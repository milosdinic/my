==> flow/design.v <==
module byte_fifo
  #(parameter DATA_OUT_BYTE_W = 16,
    parameter DATA_IN_BYTES_W = 16,
    parameter FIFO_BYTE_W = 32,    
    parameter NUM_BYTES_IN_W = 
    (DATA_IN_BYTES_W>511) ? 10 :
    (DATA_IN_BYTES_W>255) ? 9 :
    (DATA_IN_BYTES_W>127) ? 8 :
    (DATA_IN_BYTES_W>63)  ? 7 :
    (DATA_IN_BYTES_W>31)  ? 6 :
    (DATA_IN_BYTES_W>15)  ? 5 :
    (DATA_IN_BYTES_W>7)   ? 4 :
    (DATA_IN_BYTES_W>3)   ? 3 :
    (DATA_IN_BYTES_W>1)   ? 2 : 1,
    parameter NUM_BYTES_TAKEN_W =
    (DATA_OUT_BYTE_W>511) ? 10 :
    (DATA_OUT_BYTE_W>255) ? 9 :
    (DATA_OUT_BYTE_W>127) ? 8 :
    (DATA_OUT_BYTE_W>63)  ? 7 :
    (DATA_OUT_BYTE_W>31)  ? 6 :
    (DATA_OUT_BYTE_W>15)  ? 5 :
    (DATA_OUT_BYTE_W>7)   ? 4 :
    (DATA_OUT_BYTE_W>3)   ? 3 :
    (DATA_OUT_BYTE_W>1)   ? 2 : 1,
    parameter ADD_W = 
    (FIFO_BYTE_W>511) ? 10 :
    (FIFO_BYTE_W>255) ? 9 :
    (FIFO_BYTE_W>127) ? 8 :
    (FIFO_BYTE_W>63)  ? 7 :
    (FIFO_BYTE_W>31)  ? 6 :
    (FIFO_BYTE_W>15)  ? 5 :
    (FIFO_BYTE_W>7)   ? 4 :
    (FIFO_BYTE_W>3)   ? 3 :
    (FIFO_BYTE_W>1)   ? 2 : 1
    ) 
   (
    input                     clk,
    input                     rst_n,
    input                     sync_rst,
    input                            input_data_valid,
    input [NUM_BYTES_TAKEN_W-1:0]    num_bytes_taken_from_fifo,
    input [(DATA_IN_BYTES_W*8)-1:0]  input_data,
    input [NUM_BYTES_IN_W-1:0]       num_bytes_in,
    output                           data_valid,
    output reg [ADD_W-1:0]           num_bytes,
    output [(DATA_OUT_BYTE_W*8)-1:0] data
    );
   reg [(FIFO_BYTE_W*8)-1:0]      data_fifo;   
   wire [ADD_W-1:0]               din_shl;
   reg [ADD_W-1:0]                num_bytes_i;
   wire [(FIFO_BYTE_W*8)-1:0]     data_shl;
   wire [(DATA_IN_BYTES_W*8)-1:0] input_data_mask;
   reg [(FIFO_BYTE_W*8)-1:0]      data_fifo_in;
   wire [(FIFO_BYTE_W*8)-1:0]     data_fifo_shr;
   always @(*)
     if (sync_rst) 
       num_bytes_i = {ADD_W{1'b0}};
     else 
       num_bytes_i = (num_bytes_in & {NUM_BYTES_IN_W{input_data_valid}}) - (num_bytes_taken_from_fifo & {NUM_BYTES_TAKEN_W{data_valid}}) + num_bytes; 
   always @(posedge clk or negedge rst_n)
     if (~rst_n)
       num_bytes <= 'b0;
     else if (input_data_valid | data_valid | sync_rst)            
       num_bytes <= #(0.1) num_bytes_i ;
   assign din_shl         = (num_bytes - ({1'b0,num_bytes_taken_from_fifo} & {NUM_BYTES_TAKEN_W{data_valid}}));
   assign input_data_mask = input_data_valid ? {(DATA_IN_BYTES_W*8){1'b1}} >> ((DATA_IN_BYTES_W-num_bytes_in)*8) : {FIFO_BYTE_W*8{1'b0}};
   assign data_shl        = (input_data & input_data_mask) << (din_shl*8);
   always @(*)
    if (sync_rst) 
      data_fifo_in = {(FIFO_BYTE_W*8){1'b0}};
    else 
      data_fifo_in = (data_fifo_shr | data_shl);  
   always @(posedge clk or negedge rst_n)
     if (~rst_n)
       data_fifo <= 'b0;
     else if (input_data_valid | data_valid | sync_rst)            
       data_fifo <= #(0.1) data_fifo_in ;
   assign data = data_fifo[(DATA_OUT_BYTE_W*8)-1:0];
   assign data_valid = (num_bytes_taken_from_fifo=={NUM_BYTES_TAKEN_W{1'b0}}) ? 1'b0: (num_bytes>=num_bytes_taken_from_fifo & num_bytes!={ADD_W{1'b0}});
   assign data_fifo_shr =   ~data_valid ? data_fifo : data_fifo >> (num_bytes_taken_from_fifo*8);
endmodule
Step by step through the tools: byte_fifo
The steps from the RTL of byte_fifo to its reports follow in flow order.
Line numbers count from 1 in the design file above.
{"block": "setup", "top": "byte_fifo", "clock": "clk", "lib": "sky130hd", "corner": "tt_025C_1v80"}

Word-level counts
Source: Yosys, flattened and elaborated, memories not mapped. Widths are those after wreduce; folded enables and synchronous resets count as part of the registers. Registers that Yosys merges into a memory's read port (data or address) are not register bits. Print and check cells do not count.
{"block": "word_totals", "ramBits": 0, "in_bits": 142, "clocked_rd_ports_x_width": 0, "ff_bits": 262, "memories": 0, "word_cells": 25, "out_inout_bits": 135, "latch_bits": 0, "rom_bits": 0}
{"block": "classes", "n_mul": 0, "addsub": 4, "n_shift": 3, "equal": 0, "div": 0, "n_mux": 5, "logic": 8, "n_reduce_logical": 2, "cmp": 1}
{"block": "ops", "operator": "2-to-1 mux 256 bit", "n": 2}
{"block": "ops", "operator": "left shift 128 x 9 -> 256 bit", "n": 1}
{"block": "ops", "operator": "bitwise OR 256 bit", "n": 1}
{"block": "ops", "operator": ">> shifter 256 x 8 -> 256 bit", "n": 1}
{"block": "ops", "operator": "AND 128 bit", "n": 1}
{"block": "ops", "operator": ">> shifter 128 x 32 -> 128 bit (first input constant)", "n": 1}
{"block": "ops", "operator": "2-to-1 mux 128 bit", "n": 1}
{"block": "ops", "operator": "AND 5 bit", "n": 3}
{"block": "ops", "operator": "subtractor 5 x 5 -> 6 bit", "n": 1}
{"block": "ops", "operator": "subtractor 5 x 5 -> 6 bit (first input constant)", "n": 1}
{"block": "ops", "operator": "subtractor 6 x 5 -> 6 bit", "n": 1}
{"block": "ops", "operator": ">= comparator 6 x 5 -> 1 bit", "n": 1}
{"block": "ops", "operator": "adder 6 bit", "n": 1}
{"block": "ops", "operator": "nonzero test 6 bit", "n": 1}
{"block": "ops", "operator": "2-to-1 mux 6 bit", "n": 1}
{"block": "ops", "operator": "logical NOT 5 bit", "n": 1}
{"block": "ops", "operator": "bitwise OR 1 bit", "n": 2}
{"block": "ops", "operator": "AND 1 bit", "n": 1}
{"block": "ops", "operator": "2-to-1 mux 1 bit", "n": 1}

Longest topological paths
Longest topological path by Yosys (ltp), each cell counted once; first at word level (registers and memories cut), then after technology mapping (sequential cells cut; the memories' decode and read muxes count).
{"block": "logic_depth", "word_depth": 8, "ABC_AREA": 0, "mapped_depth": 27, "depth_no_buf": 20}

Synthesis result
Source: synth_stat.txt of the flow (Yosys; design flattened, memories mapped). It holds for the ABC_AREA given above (unset counts as 0); a run with the other value may have another netlist.
{"block": "mapped", "yosys_area_um2": 34374.2, "flip_flops": 262, "seq_area_um2": 6556.3, "cell_count": 4300, "n_buf": 564}
{"block": "types", "cell": "sky130_fd_sc_hd__dfrtp_1", "n": 262, "type_area_um2": 6.56E+03}
{"block": "types", "cell": "sky130_fd_sc_hd__mux4_2", "n": 222, "type_area_um2": 5E+03}
{"block": "types", "cell": "sky130_fd_sc_hd__mux2i_1", "n": 241, "type_area_um2": 2.41E+03}
{"block": "types", "cell": "sky130_fd_sc_hd__nand2_1", "n": 634, "type_area_um2": 2.38E+03}
{"block": "types", "cell": "sky130_fd_sc_hd__a21oi_1", "n": 306, "type_area_um2": 1.53E+03}
{"block": "types", "cell": "sky130_fd_sc_hd__nor2_1", "n": 379, "type_area_um2": 1.42E+03}
{"block": "types", "cell": "sky130_fd_sc_hd__o21ai_0", "n": 280, "type_area_um2": 1.4E+03}
{"block": "types", "cell": "sky130_fd_sc_hd__clkbuf_1", "n": 313, "type_area_um2": 1.17E+03}
{"block": "types", "cell": "sky130_fd_sc_hd__buf_4", "n": 130, "type_area_um2": 975.936}
{"block": "types", "cell": "sky130_fd_sc_hd__a22o_1", "n": 89, "type_area_um2": 779.498}
{"block": "types", "cell": "sky130_fd_sc_hd__a22oi_1", "n": 98, "type_area_um2": 735.706}
{"block": "types", "cell": "sky130_fd_sc_hd__mux2_2", "n": 65, "type_area_um2": 731.952}
{"block": "types", "cell": "sky130_fd_sc_hd__o22ai_1", "n": 116, "type_area_um2": 725.696}
{"block": "types", "cell": "sky130_fd_sc_hd__a211oi_1", "n": 88, "type_area_um2": 660.634}
{"block": "types", "cell": "sky130_fd_sc_hd__o221ai_1", "n": 62, "type_area_um2": 543.021}
{"block": "types", "cell": "sky130_fd_sc_hd__nor3_1", "n": 102, "type_area_um2": 510.49}
{"block": "types", "cell": "sky130_fd_sc_hd__a221oi_1", "n": 58, "type_area_um2": 507.987}
{"block": "types", "cell": "sky130_fd_sc_hd__o211ai_1", "n": 65, "type_area_um2": 487.968}
Other cell types: 73; their cells: 790.

Worst setup path after synthesis
Source: OpenSTA report_checks on the synthesized netlist (no wires, ideal clock, input and output delay 20% of the period each), path of least setup slack; recovery checks are left aside. Register names are those of the netlist, which keeps one name where synthesis merged equal registers.
{"block": "synth_timing", "path_kind": "input -> register", "start": "input port num_bytes_taken_from_fifo[1]", "end": "register data_fifo[222]", "slack_ns": 3.619, "required_time_ns": 12.262, "input_delay_ns": 2.480, "arrival_ns": 8.643, "launch_ns": 2.480, "stages": 24, "path_delay_ns": 6.301, "setup_ns": 0.138, "path_buffers": 11, "clock_period_ns": 12.4, "synth_period_reached_ns": 8.781}
"path_delay_ns" = arrival - input delay + setup time.
"stages" counts driving pins, that of a launching flip-flop among them; a cell with two outputs on the path counts twice.
"synth_period_reached_ns" is the clock period less the worst setup slack; recovery checks do not enter. This is arithmetic on one report: input and output delays are still those of the set period (20% each).
The rows between start and end are the longest chain of elaborated cells between them; the timing report does not say that the signal goes this way. Where chains are equally long, one stands for them.
A line is the first line of the expression or statement that the cell stems from. Yosys adds cells for indexed reads and writes and turns some case tables into memories.
{"block": "synth_via", "path_cell_list": "sky130_fd_sc_hd__clkbuf_1 sky130_fd_sc_hd__inv_1 sky130_fd_sc_hd__clkbuf_1 sky130_fd_sc_hd__buf_1 sky130_fd_sc_hd__clkbuf_1 sky130_fd_sc_hd__ha_1 sky130_fd_sc_hd__a21o_1 sky130_fd_sc_hd__a21oi_1 sky130_fd_sc_hd__o21ai_0 sky130_fd_sc_hd__nand2_1 sky130_fd_sc_hd__inv_1 sky130_fd_sc_hd__clkbuf_1 sky130_fd_sc_hd__clkbuf_1 sky130_fd_sc_hd__buf_1 sky130_fd_sc_hd__nand2_1 sky130_fd_sc_hd__fa_1 sky130_fd_sc_hd__xor2_1 sky130_fd_sc_hd__clkbuf_1 sky130_fd_sc_hd__buf_1 sky130_fd_sc_hd__clkbuf_1 sky130_fd_sc_hd__clkbuf_1 sky130_fd_sc_hd__nor2_1 sky130_fd_sc_hd__a2111oi_0 sky130_fd_sc_hd__o22ai_1", "elab_chain_len": 8, "cells_between": 13, "classes_between": "1 x add/sub; 1 x compare; 2 x shift; 3 x mux; 5 x logic; 1 x reduce/logical"}
{"block": "synth_rtl", "element": "start, declared", "line": 41, "source": "input [NUM_BYTES_TAKEN_W-1:0]    num_bytes_taken_from_fifo,"}
{"block": "synth_rtl", "element": ">= comparator 6 x 5 -> 1 bit", "line": 79, "source": "assign data_valid = (num_bytes_taken_from_fifo=={NUM_BYTES_TAKEN_W{1'b0}}) ? 1'b0: (num_bytes>=num_bytes_taken ..."}
{"block": "synth_rtl", "element": "AND 1 bit", "line": 79}
{"block": "synth_rtl", "element": "2-to-1 mux 1 bit", "line": 79}
{"block": "synth_rtl", "element": "AND 5 bit", "line": 65, "source": "assign din_shl         = (num_bytes - ({1'b0,num_bytes_taken_from_fifo} & {NUM_BYTES_TAKEN_W{data_valid}}));"}
{"block": "synth_rtl", "element": "subtractor 6 x 5 -> 6 bit", "line": 65}
{"block": "synth_rtl", "element": "left shift 128 x 9 -> 256 bit", "line": 67, "source": "assign data_shl        = (input_data & input_data_mask) << (din_shl*8);"}
{"block": "synth_rtl", "element": "bitwise OR 256 bit", "line": 72, "source": "data_fifo_in = (data_fifo_shr | data_shl);"}
{"block": "synth_rtl", "element": "2-to-1 mux 256 bit", "line": 69, "source": "if (sync_rst)"}
{"block": "synth_rtl", "element": "end, assigned", "line": 75, "source": "data_fifo <= 'b0;"}
{"block": "synth_rtl", "element": "end, assigned", "line": 77, "source": "data_fifo <= #(0.1) data_fifo_in ;"}
{"block": "synth_rtl", "element": "end, declared", "line": 48, "source": "reg [(FIFO_BYTE_W*8)-1:0]      data_fifo;"}
Some nets on the timed path still bear RTL names; the line given drives or declares the net.
{"block": "synth_named_nets", "signal": "data_valid", "line": 79}

Worst path after layout
From the final timing report of entry A: the path of least setup slack in the routed layout; clock arrival at registers is part of the times.
{"block": "layout_timing", "path_kind": "input -> register", "start": "input port num_bytes_taken_from_fifo[2]", "end": "register data_fifo[242]", "path_buffers": 3, "slack_ns": 1.97, "input_delay_ns": 1.97, "launch_ns": 1.97, "setup_ns": 0.10, "arrival_ns": 8.37, "stages": 18, "required_time_ns": 10.34, "clock_period_ns": 9.86}
The rows between start and end are the longest chain of elaborated cells between them; the timing report does not say that the signal goes this way. Where chains are equally long, one stands for them.
{"block": "layout_via", "path_cell_list": "sky130_fd_sc_hd__buf_6 sky130_fd_sc_hd__inv_8 sky130_fd_sc_hd__ha_1 sky130_fd_sc_hd__a21oi_1 sky130_fd_sc_hd__o21ai_0 sky130_fd_sc_hd__nand2_4 sky130_fd_sc_hd__nor2_1 sky130_fd_sc_hd__ha_2 sky130_fd_sc_hd__inv_1 sky130_fd_sc_hd__fa_4 sky130_fd_sc_hd__xnor2_2 sky130_fd_sc_hd__buf_4 sky130_fd_sc_hd__nand2_1 sky130_fd_sc_hd__nor2_1 sky130_fd_sc_hd__buf_4 sky130_fd_sc_hd__a32oi_1 sky130_fd_sc_hd__a31o_2 sky130_fd_sc_hd__a211oi_1", "elab_chain_len": 8, "cells_between": 13, "classes_between": "1 x add/sub; 1 x compare; 2 x shift; 3 x mux; 5 x logic; 1 x reduce/logical"}
{"block": "layout_rtl", "element": "start, declared", "line": 41, "source": "input [NUM_BYTES_TAKEN_W-1:0]    num_bytes_taken_from_fifo,"}
{"block": "layout_rtl", "element": ">= comparator 6 x 5 -> 1 bit", "line": 79, "source": "assign data_valid = (num_bytes_taken_from_fifo=={NUM_BYTES_TAKEN_W{1'b0}}) ? 1'b0: (num_bytes>=num_bytes_taken ..."}
{"block": "layout_rtl", "element": "AND 1 bit", "line": 79}
{"block": "layout_rtl", "element": "2-to-1 mux 1 bit", "line": 79}
{"block": "layout_rtl", "element": "AND 5 bit", "line": 65, "source": "assign din_shl         = (num_bytes - ({1'b0,num_bytes_taken_from_fifo} & {NUM_BYTES_TAKEN_W{data_valid}}));"}
{"block": "layout_rtl", "element": "subtractor 6 x 5 -> 6 bit", "line": 65}
{"block": "layout_rtl", "element": "left shift 128 x 9 -> 256 bit", "line": 67, "source": "assign data_shl        = (input_data & input_data_mask) << (din_shl*8);"}
{"block": "layout_rtl", "element": "bitwise OR 256 bit", "line": 72, "source": "data_fifo_in = (data_fifo_shr | data_shl);"}
{"block": "layout_rtl", "element": "2-to-1 mux 256 bit", "line": 69, "source": "if (sync_rst)"}
{"block": "layout_rtl", "element": "end, assigned", "line": 75, "source": "data_fifo <= 'b0;"}
{"block": "layout_rtl", "element": "end, assigned", "line": 77, "source": "data_fifo <= #(0.1) data_fifo_in ;"}
{"block": "layout_rtl", "element": "end, declared", "line": 48, "source": "reg [(FIFO_BYTE_W*8)-1:0]      data_fifo;"}

## Implementation results

Stored flow runs of byte_fifo (2 of them; Yosys, OpenROAD, sky130hd). They differ in their settings and are not a sequence. Constraints: input delay and output delay 20% of the set period each, output load 0.01 pF.
"period_less_ws_ns" = clock period - worst setup slack. The figure is calculated, with input and output delays left at 20% of the set period.

Entry A
==> flow/run.sh <==
#!/bin/bash
# the make line also repeats the synthesis and layout settings of config.mk as NAME=value (left out here)
make -C /OpenROAD-flow-scripts/flow DESIGN_CONFIG=/design/flow/config.mk WORK_HOME=/design/flow/orfs CLKGATE_MAP_FILE= finish
==> flow/config.mk <==
export PLATFORM = sky130hd
export DESIGN_NAME = byte_fifo
export DESIGN_NICKNAME = byte_fifo
export VERILOG_FILES = /design/flow/design.v
export SDC_FILE = /design/flow/constraint.sdc
export NUM_CORES = 4
export LEC_CHECK = 0
export CAP_MARGIN = 20
export CORE_MARGIN = 2
export CORE_UTILIZATION = 40
export SETUP_SLACK_MARGIN = 1.15
export SLEW_MARGIN = 20
==> flow/constraint.sdc <==
create_clock -name core_clock -period 9.86 [get_ports {clk}]
set_input_delay 1.9720 -clock core_clock [delete_from_list [all_inputs] [get_ports {clk}]]
set_output_delay 1.9720 -clock core_clock [all_outputs]
set_load 0.01 [all_outputs]

==> results of entry A, as JSON <==
{
  "setupTns_ns": 0.000,
  "timing.setup.ws_ns": 1.968,
  "synthArea_um2": 34374.2,
  "layout_stdcell_area_um2": 38709.6,
  "die_um2": 88295.2,
  "hold_worst_slack_ns": 0.571,
  "period_less_ws_ns": 7.892
}

Entry B
==> flow/run.sh <==
#!/bin/bash
# the make line also repeats the synthesis and layout settings of config.mk as NAME=value (left out here)
make -C /OpenROAD-flow-scripts/flow DESIGN_CONFIG=/design/flow/config.mk WORK_HOME=/design/flow/orfs CLKGATE_MAP_FILE= finish
==> flow/config.mk <==
export PLATFORM = sky130hd
export DESIGN_NAME = byte_fifo
export DESIGN_NICKNAME = byte_fifo
export VERILOG_FILES = /design/flow/design.v
export SDC_FILE = /design/flow/constraint.sdc
export NUM_CORES = 4
export LEC_CHECK = 0
export ABC_AREA = 0
export CAP_MARGIN = 20
export CELL_PAD_IN_SITES_DETAIL_PLACEMENT = 0
export CELL_PAD_IN_SITES_GLOBAL_PLACEMENT = 0
export CORE_MARGIN = 2
export CORE_UTILIZATION = 16
export CTS_CLUSTER_DIAMETER = 30
export MIN_ROUTING_LAYER = met2
export PLACE_DENSITY_LB_ADDON = 0.25
export SLEW_MARGIN = 10
==> flow/constraint.sdc <==
create_clock -name core_clock -period 16.1 [get_ports {clk}]
set_input_delay 3.2200 -clock core_clock [delete_from_list [all_inputs] [get_ports {clk}]]
set_output_delay 3.2200 -clock core_clock [all_outputs]
set_load 0.01 [all_outputs]

==> results of entry B, as JSON <==
{
  "setupTns_ns": 0.000,
  "timing.setup.ws_ns": 3.973,
  "synthArea_um2": 34374.2,
  "layout_stdcell_area_um2": 44049.7,
  "die_um2": 218561.0,
  "hold_worst_slack_ns": 0.562,
  "period_less_ws_ns": 12.127
}
